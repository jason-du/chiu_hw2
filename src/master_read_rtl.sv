==> flow/design.v <==
`timescale 1ns/10ps
module master_read #(
	parameter slaveid        =4'b0001,
	parameter masterid       =4'b0001,
	parameter default_slaveid =4'b0010)(
	clk,
	rst,
	cpu_read_signal,
	address,
	read_data,
	read_pause_cpu,
	ARID_M,
	ARADDR_M,
	ARLEN_M,     
	ARSIZE_M,
	ARBURST_M,
	ARVALID_M,
	RREADY_M,
	ARREADY_M,
	RID_M, 
	RDATA_M,
	RRESP_M,
	RLAST_M,
	RVALID_M
);
	localparam STATE_IDLE        =2'b00;
	localparam STATE_SEND_ADDRESS=2'b01;
	localparam STATE_GET_DATA    =2'b10;
	input                             clk;
	input                             rst;	
	input                             cpu_read_signal;
    input        [              31:0] address; 	
	logic        [               1:0] dmcs;
	logic        [               1:0] dmns;
	logic        [               1:0] imcs;
	logic        [               1:0] imns;
	input                             ARREADY_M;
	input        [  4-1:0] RID_M;
	input        [32-1:0] RDATA_M;
	input        [               1:0] RRESP_M;
	input                             RLAST_M;
	input                             RVALID_M;
	output logic [  4-1:0] ARID_M;
	output logic [32-1:0] ARADDR_M;
	output logic [ 4-1:0] ARLEN_M; 
	output logic [3-1:0] ARSIZE_M; 
	output logic [               1:0] ARBURST_M; 
	output logic                      ARVALID_M;
	output logic                      RREADY_M;
	output logic [              31:0] read_data;      
	output logic                      read_pause_cpu;
	logic        [               1:0] cs;
	logic        [               1:0] ns;
	logic        [              31:0] read_data_register_out;
	logic        [              31:0] ARADDR_M_register_out;
	logic                             ARREADY_M_register_out;
	logic                             RLAST_M_register_out;
	always_ff@(posedge clk or negedge rst)
	begin
		if(!rst)
		begin
			cs<=STATE_IDLE;
		end
		else
		begin
			cs<=ns;
		end
	end
	always_ff@(posedge clk or negedge rst)
	begin
		if(!rst)
		begin
			read_data_register_out <=32'd0;
			ARADDR_M_register_out  <=32'd0;
			ARREADY_M_register_out <=1'b0;
			RLAST_M_register_out   <=1'b0;
		end
		else
		begin
			read_data_register_out <=read_data;
			ARADDR_M_register_out  <=ARADDR_M;
			ARREADY_M_register_out <=ARREADY_M;
			RLAST_M_register_out   <=RLAST_M;
		end
	end
	always_comb
	begin
		case(cs)
			STATE_IDLE:
			begin
				if(cpu_read_signal)
				begin
					ns             =STATE_SEND_ADDRESS;
					read_pause_cpu =1'b1;
					ARADDR_M       =address;
				end
				else
				begin
					ns             =STATE_IDLE;
					read_pause_cpu =1'b0;
					ARADDR_M       =32'd0;
				end
				ARID_M             =default_slaveid;
				ARVALID_M          =1'b0;
				RREADY_M           =1'b0;
				read_data          =read_data_register_out;
			end
			STATE_SEND_ADDRESS:
			begin
				if(ARREADY_M_register_out==1'b1)
				begin
					ns=STATE_GET_DATA;
				end
				else
				begin
					ns=STATE_SEND_ADDRESS;
				end
				ARVALID_M      =1'b1;
				ARID_M         =slaveid;
				ARADDR_M       =ARADDR_M_register_out;
				RREADY_M       =1'b0;
				read_pause_cpu =1'b1;
				read_data      =32'd0;
			end
			STATE_GET_DATA:
			begin
				ns             =RVALID_M?STATE_IDLE:STATE_GET_DATA;
				RREADY_M       =1'b1;
				ARID_M         =slaveid;
				ARADDR_M       =ARADDR_M_register_out;
				ARVALID_M      =1'b1;
				RREADY_M       =1'b1;
				read_pause_cpu =1'b1;
				read_data      =(RRESP_M==2'b00 && RVALID_M==1'b1)?RDATA_M:32'd0;
			end
			default:
			begin
				ARID_M         =default_slaveid;
				ARADDR_M       =32'd0;
				ARVALID_M      =1'b0;
				RREADY_M       =1'b0;
				read_pause_cpu =1'b0;
				read_data      =32'd0;
				ns             =STATE_IDLE;
			end
		endcase
	end
	always_comb
	begin
		ARLEN_M               =4'd0;
		ARSIZE_M              =3'd2;
		ARBURST_M             =2'd1;
	end
endmodule
# Tool chain data of master_read
# Tool output for the design above, in the order of the flow.
# Line numbers count from 1 in the design file above.
# Operators: Yosys type, input widths -> output width; for muxes data width and select width s.
# Cell names lack the library's common part.
# A cell with n/a has no value.
# inputs
design	master_read
clock	clk
cell_library	sky130hd
corner	tt_025C_1v80

# After elaboration
# Counts by Yosys on the flattened word-level netlist (proc, flatten, opt, wreduce; memories kept). Register bits leave out memories and registers merged into their read ports (data or address); mux counts leave out enables and synchronous resets folded into registers. Print and check cells are left out.
# classes
equal	2
muxes	13
reduce_logical	4
# op_table
op	n
$pmux 32 s2	2
$mux 32	2
$pmux 2 s3	1
$mux 2	3
$logic_not 2->1	2
$mux 1	4
$eq 2x1->1 const B	1
$eq 2x2->1 const B	1
$reduce_or 2->1	1
$pmux 1 s2	1
$logic_and 1x1->1	1
# word_totals
regBits	67
out_inout_bits	80
word_cells	23

# Depth
# Depth = most cells in a row (Yosys ltp): at word level without a register or memory, in the mapped netlist without a sequential cell, where the memories' decode and read muxes count.
# logic_depth
word_depth	4
ABC_AREA	0
depth_mapped	5
mapped_depth_nobuf	3

# After synthesis
# Yosys stat after the flow's synthesis: flattened, memories mapped to cells. It holds for the ABC_AREA given above (unset counts as 0); a run with the other value may have another netlist.
# Totals and module areas in this step are rounded.
# synth_totals
mapped_cells	175
mapped_area_um2	2550
seq_area_um2	1700
flip_flops	68
buffers	28
# types
cell_type	n
dfrtp_1	67
a22o_1	64
buf_4	14
buf_6	5
buf_2	7
dfstp_2	1
inv_1	4
and4bb_1	1
o21ai_0	2
a21o_1	1
clkbuf_1	2
conb_1	2
nand2_1	2
and2_1	1
nand2b_1	1
or2_1	1

# Timing after synthesis
# Path of least setup slack by OpenSTA after synthesis, without wires, with an ideal clock, recovery checks aside; 20% of the period is set as input and as output delay. Where synthesis merged equal registers, the netlist keeps one of their names.
# synth_timing
path_type	reg2out
startpoint	register cs
endpoint	output ARADDR_M[18]
clock_period_ns	1.55
output_delay_ns	0.310
t_arrival_ns	1.233
path_slack_ns	0.007
path_delay_ns	1.233
driving_pins	6
path_buffers	3
period_less_setup_slack_ns	1.543
# "path_delay_ns" = arrival - input delay + setup time.
# A path that ends at an output port has no setup time.
# "driving_pins": output pins that drive a net of the path, with the launching flip-flop's if there is one; two outputs of one cell count as two.
# "period_less_setup_slack_ns" = period - worst setup slack (recovery checks aside). The figure is calculated, with input and output delays left at 20% of the set period.
# Where an end lacks its bit number, it is one bit of the signal, or one of the new flip-flops if synthesis recoded a state register.
# synth_via
path_cell_list	dfstp_2 buf_2 and2_1 buf_6 buf_2 a22o_1
# synth_rtl
item	line_no	rtl
start: declaration	52	logic [ 1:0] cs;
start: assignment	62	cs<=STATE_IDLE;
start: assignment	66	cs<=ns;
end: declaration	44	output logic [32-1:0] ARADDR_M;
# Chain of elaborated cells between the ends: none given.

# Path in the finished layout
# From the final timing report of run A: the path of least setup slack in the routed layout; clock arrival at registers is part of the times.
# layout_timing
path_type	in2out
startpoint	input RRESP_M[1]
endpoint	output read_data[15]
clock_period_ns	2.03
input_delay_ns	0.41
output_delay_ns	0.41
t_arrival_ns	1.69
path_slack_ns	-0.06
driving_pins	6
path_buffers	4
# The rows between start and end are the longest chain of elaborated cells between them; the timing report does not say that the signal goes this way. Where chains are equally long, one stands for them.
# A line is the first line of the expression or statement that the cell stems from. Yosys adds cells for indexed reads and writes and turns some case tables into memories.
# layout_via
path_cell_list	clkdlybuf4s50_1 and4bb_1 buf_6 buf_8 a22o_1 buf_2
elab_chain_len	4
# layout_rtl
item	line_no	rtl
start: declaration	40	input [ 1:0] RRESP_M;
$logic_not 2->1	134	read_data =(RRESP_M==2'b00 && RVALID_M==1'b1)?RDATA_M:32'd0;
$logic_and 1x1->1	134
$mux 32	134
$pmux 32 s2	88	case(cs)
end: declaration	50	output logic [ 31:0] read_data;

# Module master_read, platform sky130hd: 2 stored runs of the flow (Yosys, OpenROAD) with differing settings, in no particular order. Input and output delays are each 20% of the period that was set; the output load is 0.01 pF.
# "period_reached_ns" is the run's clock period less its worst setup slack. It is reckoned from that one timing run; input and output delays stay at 20% of the period that was set.
# By "worst_path_ns" is meant the share of the clock period that the worst setup path is allowed (20% is reserved at inputs, 20% at outputs), minus its slack. Clock arrival times at its registers enter into it.
# By "totalPower_uw" is meant OpenSTA's value without simulated activity: inputs other than the clock are taken to toggle once in ten clock periods, and the tool carries that through the logic.
# Results are given in rounded form.
# Among the settings, . means not set for that run.
# Among the results, . means that no value is shown for the run.
stored run	period_ns	CORE_UTILIZATION	PLACE_DENSITY_LB_ADDON	GPL_TIMING_DRIVEN	CTS_CLUSTER_DIAMETER	CAP_MARGIN	MAX_ROUTING_LAYER	CORE_MARGIN	SLEW_MARGIN	CELL_PAD_IN_SITES_GLOBAL_PLACEMENT	ABC_AREA	GPL_ROUTABILITY_DRIVEN	CTS_CLUSTER_SIZE	cell_area_final_um2	synth_area_um2	setup_tns_ns	die_footprint_um2	totalPower_uw	period_reached_ns	worst_path_ns	timing.worst_path_kind	finish.utilization_pct	worstSetupSlack_ns	final_hold_ws_ns
run A	2.03	23	0.15	0	257	25	met5	2	20	.	.	.	.	4410	2550	-1.45	11900	3800	2.093	1.28	in2out	40.7	-0.063	0.432
run B	1.53	70	0.2	.	.	20	met4	2	20	1	1	0	30	.	.	.	.	.	.	.	.	.	.	.
# Run B: no results, placement failed with FLW-0024
