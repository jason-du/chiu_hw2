==> flow/design.v <==
`timescale 1ns/10ps
module master_write#(
	parameter slaveid        =4'b0001,
	parameter masterid       =4'b0001,
	parameter default_slaveid =4'b0010)(
	clk,
	rst,
	cpu_write_signal,
	cpu_write_data,
	address,
	web,
	cpu_write_pause,
	AWID_M,
	AWADDR_M,
	AWLEN_M,
	AWSIZE_M,
	AWBURST_M,
	AWVALID_M,
	WDATA_M,
	WSTRB_M,
	WLAST_M,
	WVALID_M,
	BREADY_M,
	WREADY_M,
	AWREADY_M,
	BID_M,
	BRESP_M,
	BVALID_M
);
	input                              clk;
	input                              rst;
	input                              cpu_write_signal;
	input        [                3:0] web;
	input        [               31:0] cpu_write_data;
	input        [               31:0] address;
	output logic                       cpu_write_pause;
	output logic [  4-1:0] AWID_M;
	output logic [32-1:0] AWADDR_M;
	output logic [ 4-1:0] AWLEN_M;
	output logic [3-1:0] AWSIZE_M;
	output logic [               1:0] AWBURST_M;
	output logic                      AWVALID_M;
	output logic [32-1:0] WDATA_M;
	output logic [4-1:0] WSTRB_M;
	output logic                      WLAST_M;
	output logic                      WVALID_M;
	output logic                      BREADY_M;
	input                             WREADY_M;
	input                             AWREADY_M;
	input        [  4-1:0] BID_M;
	input        [               1:0] BRESP_M;
	input                             BVALID_M;
	localparam STATE_IDLE        =2'b00;
	localparam STATE_SEND_ADDRESS=2'b01;
	localparam STATE_SEND_DATA   =2'b10;
	localparam STATE_GET_RESPONSE=2'b11;
	logic         [               1:0] cs;
	logic         [               1:0] ns;
	logic	      [               3:0] WSTRB_M_register_out;
	logic         [              31:0] AWADDR_M_register_out;
	logic         [              31:0] WDATA_M_register_out;
	logic         [  4-1:0] BID_M_register_out;
	logic         [               1:0] BRESP_M_register_out;
	logic                              BVALID_M_register_out;
	logic         [               3:0] AWID_M_register_out;
	logic                              AWREADY_M_register_out;
	logic                              WREADY_M_register_out;
	always_ff@(posedge clk or negedge rst)
	begin
		if(!rst)
		begin
			cs<=STATE_IDLE;
		end
		else
		begin
			cs<=ns;
		end
	end
	always_ff@(posedge clk or negedge rst)
	begin
		if(!rst)
		begin
			WSTRB_M_register_out   <=4'b1111;
			AWADDR_M_register_out  <=32'b0;
			WDATA_M_register_out   <=32'd0;
			AWID_M_register_out    <=4'b0000;
			AWREADY_M_register_out <=1'b0;
			WREADY_M_register_out  <=1'b0;
		end
		else
		begin
			WSTRB_M_register_out   <=WSTRB_M;
			AWADDR_M_register_out  <=AWADDR_M;
			WDATA_M_register_out   <=WDATA_M;
			AWID_M_register_out    <=AWID_M;
			AWREADY_M_register_out <=AWREADY_M;
			WREADY_M_register_out  <=WREADY_M;
		end
	end
	always_comb
	begin
		case(cs)
			STATE_IDLE:
			begin
				if(cpu_write_signal==1'b1)
				begin
					ns              =STATE_SEND_ADDRESS;
					cpu_write_pause =1'b1;
					WDATA_M         =cpu_write_data;
				end
				else
				begin
					ns              =STATE_IDLE;
					cpu_write_pause =1'b0;
					WDATA_M         =32'd0;
				end
				AWID_M              =default_slaveid;
				AWADDR_M            =32'd0;
				AWVALID_M           =1'b0;
				WSTRB_M             =cpu_write_signal?web:4'b1111;
				WLAST_M             =1'b0;
				WVALID_M            =1'b0;
				BREADY_M            =1'b0;
			end
			STATE_SEND_ADDRESS:
			begin
				if(AWREADY_M_register_out==1'b1)
				begin
					ns=STATE_SEND_DATA;
				end
				else
				begin
					ns=STATE_SEND_ADDRESS;
				end
				AWID_M         =slaveid;
				AWADDR_M       =address;
				AWVALID_M      =1'b1;
				WDATA_M        =WDATA_M_register_out;
				WSTRB_M        =WSTRB_M_register_out;
				WLAST_M        =1'b0;
				WVALID_M       =1'b0;
				BREADY_M       =1'b0;
				cpu_write_pause=1'b1;	
			end
			STATE_SEND_DATA:
			begin
				if(WREADY_M_register_out==1'b1)
				begin
					ns         =STATE_GET_RESPONSE;
					WVALID_M   =1'b1;
				end
				else
				begin
					ns         =STATE_SEND_DATA;
					WVALID_M   =1'b0;
				end
				AWID_M         =AWID_M_register_out;
				AWADDR_M       =AWADDR_M_register_out;
				AWVALID_M      =1'b1;
				WDATA_M        =WDATA_M_register_out;
				WSTRB_M        =WSTRB_M_register_out;
				WLAST_M        =1'b1;
				BREADY_M       =1'b1;
				cpu_write_pause=1'b1;					
			end				
			STATE_GET_RESPONSE:
			begin
				if(BVALID_M==1'b1)
				begin
					ns=STATE_IDLE;
				end
				else
				begin
					ns=STATE_GET_RESPONSE;
				end
				BREADY_M       =1'b1;
				AWID_M         =AWID_M_register_out;
				AWADDR_M       =AWADDR_M_register_out;
				AWVALID_M      =1'b0;
				WDATA_M        =WDATA_M_register_out;
				WSTRB_M        =WSTRB_M_register_out;
				WLAST_M        =1'b0;
				WVALID_M       =1'b0;
				cpu_write_pause=1'b1;	
			end
		endcase
	end
	always_comb
	begin
		AWLEN_M  =4'd0;
		AWSIZE_M =3'd2;
		AWBURST_M=2'd1;
	end
endmodule
Reports on master_write --
Tool output for the design above, in the order of the flow. Line numbers count from 1 in the design file above. Operators carry their Yosys type and port widths (W data, S select, Z words). Cell names lack the library's common part. The mark -- stands for no value.
Set-up: top master_write, clock port clk, cell library sky130hd, timing corner tt_025C_1v80

Word-level counts --
Yosys after proc, flatten, opt, wreduce and memory -nomap, before mapping. Enables and synchronous resets that opt folds into registers are not counted as muxes. Memory bits, and registers merged into a memory's read port (data or address), are not among the register bits. Print and check cells are not counted.
Storage and ports: input bits 80, bits in registers 76, elaborated cells 35, output and inout bits 86
Cells by class: reduce/logical cells 7, eq/ne operators 3, muxes and demuxes 18
Operators with widths (count):
- $pmux W32 S3 | 1
- $pmux W32 S2 | 1
- $mux W32 | 1
- $pmux W4 S3 | 1
- $pmux W1 S2 | 5
- $reduce_or A2 Y1 | 4
- $pmux W4 S2 | 1
- $pmux W2 S4 | 1
- $reduce_or A3 Y1 | 2
- $eq A2 B2 Y1 const B | 2
- $mux W4 | 1
- $mux W2 | 2
- $mux W1 | 4
- $eq A2 B1 Y1 const B | 1
- $logic_not A2 Y1 | 1

Logic depth --
Longest topological path by Yosys (ltp), each cell counted once; first at word level (registers and memories cut), then after technology mapping (sequential cells cut; the memories' decode and read muxes count).
Logic depth: word-level depth 3, ABC_AREA 0, mapped depth 5, mapped depth without buffers 2

After synthesis --
The flow's flattened synthesis, as Yosys stat reports it; memories are mapped. The netlist is that of the ABC_AREA named above (0 if unset); the other value can give another one. The area totals of this step are shown rounded.
Cell types:
- dfrtp_1 | count 73, total area 1.83E+03 um^2
- a22o_1 | count 32, total area 280.269 um^2
- o31ai_1 | count 32, total area 240.23 um^2
- nand2_1 | count 37, total area 138.883 um^2
- dfstp_2 | count 5, total area 131.376 um^2
- o21ai_1 | count 19, total area 95.091 um^2
- o21ai_0 | count 18, total area 90.086 um^2
- buf_4 | count 9, total area 67.565 um^2
- mux2_4 | count 4, total area 60.058 um^2
- buf_6 | count 4, total area 45.043 um^2
- clkbuf_1 | count 12, total area 45.043 um^2
- buf_2 | count 8, total area 40.038 um^2
- nand2b_1 | count 4, total area 25.024 um^2
- and2_1 | count 3, total area 18.768 um^2
- buf_1 | count 4, total area 15.014 um^2
- inv_1 | count 4, total area 15.014 um^2
- or2_2 | count 2, total area 12.512 um^2
- or3_4 | count 1, total area 11.261 um^2
Other cell types: 4; their cells: 5.
Mapped netlist: cell count 276, flip-flops 78, mapped area 3182 um^2, area of sequential cells 1958 um^2, buffers 37

Timing after synthesis --
OpenSTA on the mapped netlist: ideal clock, no wires. The path of least setup slack (recovery checks aside). Input and output delay are each 20% of the period. Register names are those of the netlist, which keeps one name where synthesis merged equal registers.
Path post-synthesis: kind register to output, start point register cs, end point output port WDATA_M[10], clock period 1.58 ns, path slack -0.096 ns, launch time at the first pin 0.000 ns, path buffers 2, data arrival time 1.360 ns, driving pins on the path 5, delay of the path 1.360 ns, external output delay 0.316 ns, required time 1.264 ns, synthesis period reached 1.676 ns
"delay of the path" is the arrival time less input delay plus setup time. At an output port there is no setup time. "driving pins on the path": output pins that drive a net of the path, with the launching flip-flop's if there is one; two outputs of one cell count as two. "synthesis period reached" is the clock period less the worst setup slack; recovery checks do not enter. This is arithmetic on one report: input and output delays are still those of the set period (20% each). Where an end lacks its bit number, it is one bit of the signal, or one of the new flip-flops if synthesis recoded a state register.
On the way, post-synthesis: path through dfrtp_1 > buf_6 > or3_4 > clkbuf_1 > o21ai_0
Ends and longest elaborated chain, post-synthesis:
- start: declaration | RTL line 57 | logic [ 1:0] cs;
- start: assignment | RTL line 72 | cs<=STATE_IDLE;
- start: assignment | RTL line 76 | cs<=ns;
- end: declaration | RTL line 43 | output logic [32-1:0] WDATA_M;
No chain of elaborated cells between the ends is given.

Worst path after layout --
From the final timing report of run 2: the path of least setup slack in the routed layout; clock arrival at registers is part of the times.
Path post-layout: kind register to output, start point register cs, end point output port WDATA_M[5], driving pins on the path 6, clock period 1.72 ns, path buffers 3, data arrival time 1.84 ns, external output delay 0.34 ns, required time 1.38 ns, launch time at the first pin 0.33 ns, path slack -0.47 ns
Where an end lacks its bit number, it is one bit of the signal, or one of the new flip-flops if synthesis recoded a state register. Between the ends stands the longest chain of elaborated cells between them, by number of cells; it is not shown to be the way that was timed. Of several equally long chains one is given. A line is the first line of the expression or statement that the cell stems from. Yosys adds cells for indexed reads and writes and turns some case tables into memories.
On the way, post-layout: path through dfrtp_2 > buf_8 > buf_12 > o31ai_2 > o21ai_4 > buf_6, cells in the longest elaborated chain 3, elaborated cells on any way between the ends 6, RTL lines with such cells 1, those cells by class 3 x eq/ne; 1 x mux; 2 x reduce/logical
Ends and longest elaborated chain, post-layout:
- start: declaration | RTL line 57 | logic [ 1:0] cs;
- start: assignment | RTL line 72 | cs<=STATE_IDLE;
- start: assignment | RTL line 76 | cs<=ns;
- $eq A2 B2 Y1 | RTL line 102 | case(cs)
- $reduce_or A3 Y1
- $pmux W32 S2 | RTL line 102
- end: declaration | RTL line 43 | output logic [32-1:0] WDATA_M;

Settings and measured results of 2 stored flow runs for module master_write (sky130hd), not sorted in any way. The constraints put input and output delay at 20% of the set period each and load the outputs with 0.01 pF.
"clock period achieved" is the run's clock period less its worst setup slack. It is reckoned from that one timing run; input and output delays stay at 20% of the period that was set.
"critical path time" = time allowed to the worst setup path (clock period - input delay - output delay, where it has them) - its slack; a late launch clock adds to it, a late capture clock takes from it.
"power consumption" is the tool's figure for a default switching activity; nothing was simulated.
Values from the reports are rounded here.

[run 1] flow files
==> flow/run.sh <==
#!/bin/bash
# the make line also repeats the synthesis and layout settings of config.mk as NAME=value (left out here)
make -C /OpenROAD-flow-scripts/flow DESIGN_CONFIG=/design/flow/config.mk WORK_HOME=/design/flow/orfs CLKGATE_MAP_FILE= finish
==> flow/config.mk <==
export PLATFORM = sky130hd
export DESIGN_NAME = master_write
export DESIGN_NICKNAME = master_write
export VERILOG_FILES = /design/flow/design.v
export SDC_FILE = /design/flow/constraint.sdc
export NUM_CORES = 4
export LEC_CHECK = 0
export CAP_MARGIN = 20
export CORE_MARGIN = 2
export CORE_UTILIZATION = 49
export SLEW_MARGIN = 20
==> flow/constraint.sdc <==
create_clock -name core_clock -period 1.73 [get_ports {clk}]
set_input_delay 0.3460 -clock core_clock [delete_from_list [all_inputs] [get_ports {clk}]]
set_output_delay 0.3460 -clock core_clock [all_outputs]
set_load 0.01 [all_outputs]

[run 1] result: did not finish, routing stopped with DPL-0038

[run 2] flow files
==> flow/run.sh <==
#!/bin/bash
# the make line also repeats the synthesis and layout settings of config.mk as NAME=value (left out here)
make -C /OpenROAD-flow-scripts/flow DESIGN_CONFIG=/design/flow/config.mk WORK_HOME=/design/flow/orfs CLKGATE_MAP_FILE= finish
==> flow/config.mk <==
export PLATFORM = sky130hd
export DESIGN_NAME = master_write
export DESIGN_NICKNAME = master_write
export VERILOG_FILES = /design/flow/design.v
export SDC_FILE = /design/flow/constraint.sdc
export NUM_CORES = 4
export LEC_CHECK = 0
export ABC_AREA = 0
export CAP_MARGIN = 30
export CORE_MARGIN = 3
export CORE_UTILIZATION = 42
export HOLD_SLACK_MARGIN = -0.07
export PLACE_DENSITY_LB_ADDON = 0.16
export SETUP_SLACK_MARGIN = 0.26
export SLEW_MARGIN = 20
==> flow/constraint.sdc <==
create_clock -name core_clock -period 1.72 [get_ports {clk}]
set_input_delay 0.3440 -clock core_clock [delete_from_list [all_inputs] [get_ports {clk}]]
set_output_delay 0.3440 -clock core_clock [all_outputs]
set_load 0.01 [all_outputs]

[run 2] result: chip area in the Yosys report 3182 um^2; die footprint 8656 um^2; standard-cell area of the final layout 6380 um^2; setup slack of the worst path -0.467 ns; power consumption 7835 uW; clock period achieved 2.187 ns; critical path time 1.84 ns; type of the worst setup path register to output
